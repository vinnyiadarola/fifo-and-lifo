==> flow/design.v <==
`default_nettype none
module stack #(
    parameter int DATA_WIDTH = 8,
    parameter int LIFO_SIZE  = 20
) (
    input  wire clk,
    input  wire rst_n,
    input  wire [DATA_WIDTH-1:0] entry, 
    input  wire insert, pop,  
    output logic [DATA_WIDTH-1:0] top,
    output logic full, empty
);
    localparam int LIFO_IDX_WIDTH = (LIFO_SIZE > 1) ?   $clog2(LIFO_SIZE) : 1;   
    localparam int LIFO_CNT_WIDTH = (LIFO_SIZE > 1) ? $clog2(LIFO_SIZE+1) : 1;   
    logic [LIFO_IDX_WIDTH-1:0] head_index;
    logic [LIFO_CNT_WIDTH-1:0]      count;
    wire                         inc, dec;
    logic     [DATA_WIDTH-1:0] lifo [0:LIFO_SIZE-1];
    wire  [LIFO_IDX_WIDTH-1:0] write_idx;
    wire                        write_en;
    assign full       = (count == LIFO_SIZE[LIFO_CNT_WIDTH-1:0]);
    assign empty      = (count == '0);
    assign head_index = (~empty) ? (count - 1'b1)   : '0;  
    assign top        =  lifo[head_index] ;
    always_ff @(posedge clk or negedge rst_n) begin
        if (~rst_n) 
            count <= '0;
        else 
            count <= count + inc - dec;
    end
    assign inc =  insert & ~pop & ~full;   
    assign dec = ~insert &  pop & ~empty; 
    integer i;
    always_ff @(posedge clk or negedge rst_n) begin
        if (~rst_n) 
            for (i = 0; i < LIFO_SIZE; i++) lifo[i] <= '0;
        else if (write_en) 
            lifo[write_idx] <= entry;
    end
    assign write_en = insert & (~full | pop);
    assign write_idx = (pop) ? head_index : count;
endmodule
`default_nettype wire
== Tool chain data of stack ==
The steps from the RTL of stack to its reports follow in flow order.
Line numbers count from 1 in the design file above.
Cell names lack the library's common part.
The mark -- stands for no value.

* Design top: stack
* Clock input: clk
* Library: sky130hd
* Library corner: tt_025C_1v80

== Word level ==
Counts by Yosys on the flattened word-level netlist (proc, flatten, opt, wreduce). Print and check cells are left out. Cells with the same type and inputs are merged into one.

* Add/subtract/negate cells: 3
* Equality and inequality tests: 39
* Multiplexer cells: 3
* Bitwise operators: 10
* Reductions and logical operators: 23

{| class="wikitable"
|+ Operator list
! operator !! count
|-
| parallel mux 8 bit (select 20 bit) || 1
|-
| == test 5 x 4 -> 1 bit with constant B || 16
|-
| == test 5 bit with constant B || 9
|-
| AND reduction 2 bit || 20
|-
| == test 5 x 3 -> 1 bit with constant B || 8
|-
| == test 5 x 2 -> 1 bit with constant B || 4
|-
| logical NOT 5 bit || 3
|-
| == test 5 x 1 -> 1 bit with constant B || 2
|-
| 2-to-1 mux 5 bit || 2
|-
| AND 1 bit || 5
|-
| adder 5 x 1 -> 5 bit || 1
|-
| subtractor 5 x 1 -> 5 bit || 1
|-
| subtractor 5 x 1 -> 5 bit with constant B || 1
|-
| NOT 1 bit || 4
|-
| OR 1 bit || 1
|}

* Register bits: 165
* Input bits: 12
* Output and inout bits: 10
* Elaborated cells: 99

== Logic depth ==
Longest topological path by Yosys (ltp), each cell counted once; first at word level (registers and memories cut), then after technology mapping (sequential cells cut; the memories' decode and read muxes count).

* Depth after elaboration: 5
* ABC_AREA: 0
* Gate-level depth with buffers: 17
* Depth with buffers taken out: 15

== Mapped cells and area ==
Source: synth_stat.txt of the flow (Yosys; design flattened, memories mapped). It holds for the ABC_AREA given above (unset counts as 0); a run with the other value may have another netlist.

{| class="wikitable"
|+ Cells by type
! type !! count !! area in all (um2)
|-
| dfrtp_1 || 165 || 4128.96
|-
| mux2_2 || 157 || 1.77E+03
|-
| a22oi_1 || 20 || 150.144
|-
| ha_1 || 12 || 150.144
|-
| a22o_1 || 13 || 113.859
|-
| a222oi_1 || 10 || 100.096
|-
| clkbuf_1 || 25 || 93.84
|-
| a221oi_1 || 10 || 87.584
|-
| nor2_1 || 23 || 86.333
|-
| a221o_1 || 8 || 80.077
|-
| nand2_1 || 18 || 67.565
|-
| buf_2 || 12 || 60.058
|-
| nand3_1 || 11 || 55.053
|-
| and3_1 || 8 || 50.048
|-
| nand2_2 || 8 || 50.048
|-
| mux2_1 || 4 || 45.043
|-
| nor3_1 || 9 || 45.043
|-
| o2bb2ai_1 || 5 || 43.792
|}

Not listed: further types 59, cells in them 143.

* Cell count: 661
* Chip area (Yosys): 8298.0 um2
* Sequential part of the area: 4129.0 um2
* Flip-flop cells: 165
* Buffers: 46

== Path before layout ==
Path of least setup slack by OpenSTA after synthesis, without wires, with an ideal clock, recovery checks aside; 20% of the period is set as input and as output delay. Where synthesis merged equal registers, the netlist keeps one of their names.

* Kind: register to output
* Start point: register count[2]
* End point: output port top[0]
* Clock period: 4.04 ns
* Time at the first pin: 0.000 ns
* Arrival: 2.570 ns
* Slack: 0.662 ns
* Path delay: 2.570 ns
* Driving pins on the path: 12
* Buffers on the path: 3
* Synthesis period reached: 3.378 ns

"path delay" = arrival - input delay + setup time.
A path that ends at an output port has no setup time.
"driving pins on the path": output pins that drive a net of the path, with the launching flip-flop's if there is one; two outputs of one cell count as two.
"synthesis period reached" is the clock period less the worst setup slack; recovery checks do not enter. This is arithmetic on one report: input and output delays are still those of the set period (20% each).
The rows between start and end are the longest chain of elaborated cells between them; the timing report does not say that the signal goes this way. Where chains are equally long, one stands for them.
Each line given opens the expression or statement behind the cell; cells for indexed reads and writes are added by Yosys, which also makes memories of some case tables.

* Cells stage by stage: dfrtp_1 buf_6 inv_1 ha_1 buf_4 and4b_1 a31oi_4 a221oi_2 or4_1 buf_2 or2_4 a41oi_1
* Cells in the longest elaborated chain: 4
* Elaborated cells between the ends (all ways): 24
* RTL lines with such cells: 3
* Classes of those cells: add/sub (1); eq/ne (19); mux (2); reduce/logical (2)

{| class="wikitable"
|+ Ends and longest elaborated chain, post-synthesis
! what !! RTL line !! RTL
|-
| from (decl) || 16 || <nowiki>logic [LIFO_CNT_WIDTH-1:0]      count;</nowiki>
|-
| from (assign) || 27 || <nowiki>count <= '0;</nowiki>
|-
| from (assign) || 29 || <nowiki>count <= count + inc - dec;</nowiki>
|-
| subtractor 5 x 1 -> 5 bit || 23 || <nowiki>assign head_index = (~empty) ? (count - 1'b1)   : '0;</nowiki>
|-
| 2-to-1 mux 5 bit || 23 ||
|-
| == test 5 bit || 24 || <nowiki>assign top        =  lifo[head_index] ;</nowiki>
|-
| parallel mux 8 bit (select 20 bit) || 24 ||
|-
| to (decl) || 10 || <nowiki>output logic [DATA_WIDTH-1:0] top,</nowiki>
|}

== Path in the finished layout ==
From the final timing report of flow run A: the path of least setup slack in the routed layout; clock arrival at registers is part of the times.

* Kind: register to output
* Start point: register count[1]
* End point: output port top[7]
* Clock period: 3.33 ns
* Time at the first pin: 0.44 ns
* Arrival: 3.12 ns
* Slack: -0.46 ns
* Driving pins on the path: 12
* Buffers on the path: 3

The rows between start and end are the longest chain of elaborated cells between them; the timing report does not say that the signal goes this way. Where chains are equally long, one stands for them.

* Cells stage by stage: dfrtp_1 inv_4 buf_6 ha_4 a21boi_4 xnor2_4 a221oi_2 or4_4 buf_6 or3_1 o41a_1 buf_2
* Cells in the longest elaborated chain: 4
* Elaborated cells between the ends (all ways): 24
* RTL lines with such cells: 3
* Classes of those cells: add/sub (1); eq/ne (19); mux (2); reduce/logical (2)

{| class="wikitable"
|+ Ends and longest elaborated chain, after layout
! what !! RTL line !! RTL
|-
| from (decl) || 16 || <nowiki>logic [LIFO_CNT_WIDTH-1:0]      count;</nowiki>
|-
| from (assign) || 27 || <nowiki>count <= '0;</nowiki>
|-
| from (assign) || 29 || <nowiki>count <= count + inc - dec;</nowiki>
|-
| subtractor 5 x 1 -> 5 bit || 23 || <nowiki>assign head_index = (~empty) ? (count - 1'b1)   : '0;</nowiki>
|-
| 2-to-1 mux 5 bit || 23 ||
|-
| == test 5 bit || 24 || <nowiki>assign top        =  lifo[head_index] ;</nowiki>
|-
| parallel mux 8 bit (select 20 bit) || 24 ||
|-
| to (decl) || 10 || <nowiki>output logic [DATA_WIDTH-1:0] top,</nowiki>
|}

FLOW RESULTS
============

Design stack on sky130hd. What follows are 2 stored runs of the flow, each under its own settings; their order means nothing. The constraints put input and output delay at 20% of the set period each and load the outputs with 0.01 pF.
"achieved clock period": clock period set for the run, less the worst setup slack. It is reckoned from that one timing run; input and output delays stay at 20% of the period that was set.
"worst setup path time" = time allowed to the worst setup path (clock period - input delay - output delay, where it has them) - its slack; a late launch clock adds to it, a late capture clock takes from it.
"power": no workload was simulated; the value follows from the tool's default switching activity.

Flow run A
==> flow/run.sh <==
#!/bin/bash
# the make line also repeats the synthesis and layout settings of config.mk as NAME=value (left out here)
make -C /OpenROAD-flow-scripts/flow DESIGN_CONFIG=/design/flow/config.mk WORK_HOME=/design/flow/orfs CLKGATE_MAP_FILE= finish
==> flow/config.mk <==
export PLATFORM = sky130hd
export DESIGN_NAME = stack
export DESIGN_NICKNAME = stack
export VERILOG_FILES = /design/flow/design.v
export SDC_FILE = /design/flow/constraint.sdc
export NUM_CORES = 4
export LEC_CHECK = 0
export CAP_MARGIN = 20
export CELL_PAD_IN_SITES_GLOBAL_PLACEMENT = 1
export CORE_ASPECT_RATIO = 0.81
export CORE_MARGIN = 2
export CORE_UTILIZATION = 20
export GPL_ROUTABILITY_DRIVEN = 0
export HOLD_SLACK_MARGIN = 0.11
export MAX_ROUTING_LAYER = met5
export SLEW_MARGIN = 30
export TNS_END_PERCENT = 25
==> flow/constraint.sdc <==
create_clock -name core_clock -period 3.33 [get_ports {clk}]
set_input_delay 0.6660 -clock core_clock [delete_from_list [all_inputs] [get_ports {clk}]]
set_output_delay 0.6660 -clock core_clock [all_outputs]
set_load 0.01 [all_outputs]

==> results of flow run A <==
chip area after synthesis (Yosys): 8298.0 um2
die area: 43143.5 um2
standard-cell area of the final layout: 10775.3 um2
utilization: 26.2%
worst setup slack after layout: -0.459 ns
total negative slack: -3.237 ns
power: 12824 uW
achieved clock period: 3.789 ns
worst setup path time: 3.12 ns
worst setup path kind: register to output

Flow run B
==> flow/run.sh <==
#!/bin/bash
# the make line also repeats the synthesis and layout settings of config.mk as NAME=value (left out here)
make -C /OpenROAD-flow-scripts/flow DESIGN_CONFIG=/design/flow/config.mk WORK_HOME=/design/flow/orfs CLKGATE_MAP_FILE= finish
==> flow/config.mk <==
export PLATFORM = sky130hd
export DESIGN_NAME = stack
export DESIGN_NICKNAME = stack
export VERILOG_FILES = /design/flow/design.v
export SDC_FILE = /design/flow/constraint.sdc
export NUM_CORES = 4
export LEC_CHECK = 0
export CAP_MARGIN = 20
export CELL_PAD_IN_SITES_GLOBAL_PLACEMENT = 2
export CORE_MARGIN = 2
export CORE_UTILIZATION = 46
export GPL_ROUTABILITY_DRIVEN = 0
export GPL_TIMING_DRIVEN = 0
export MAX_ROUTING_LAYER = met5
export PLACE_DENSITY_LB_ADDON = 0.12
export SETUP_SLACK_MARGIN = 0.67
export SLEW_MARGIN = 20
==> flow/constraint.sdc <==
create_clock -name core_clock -period 2.67 [get_ports {clk}]
set_input_delay 0.5340 -clock core_clock [delete_from_list [all_inputs] [get_ports {clk}]]
set_output_delay 0.5340 -clock core_clock [all_outputs]
set_load 0.01 [all_outputs]

==> results of flow run B <==
chip area after synthesis (Yosys): 8298.0 um2
die area: 19129.7 um2
standard-cell area of the final layout: 11415.9 um2
utilization: 64.0%
worst setup slack after layout: -1.139 ns
total negative slack: -24.558 ns
power: 17659 uW
achieved clock period: 3.809 ns
worst setup path time: 3.27 ns
worst setup path kind: register to output
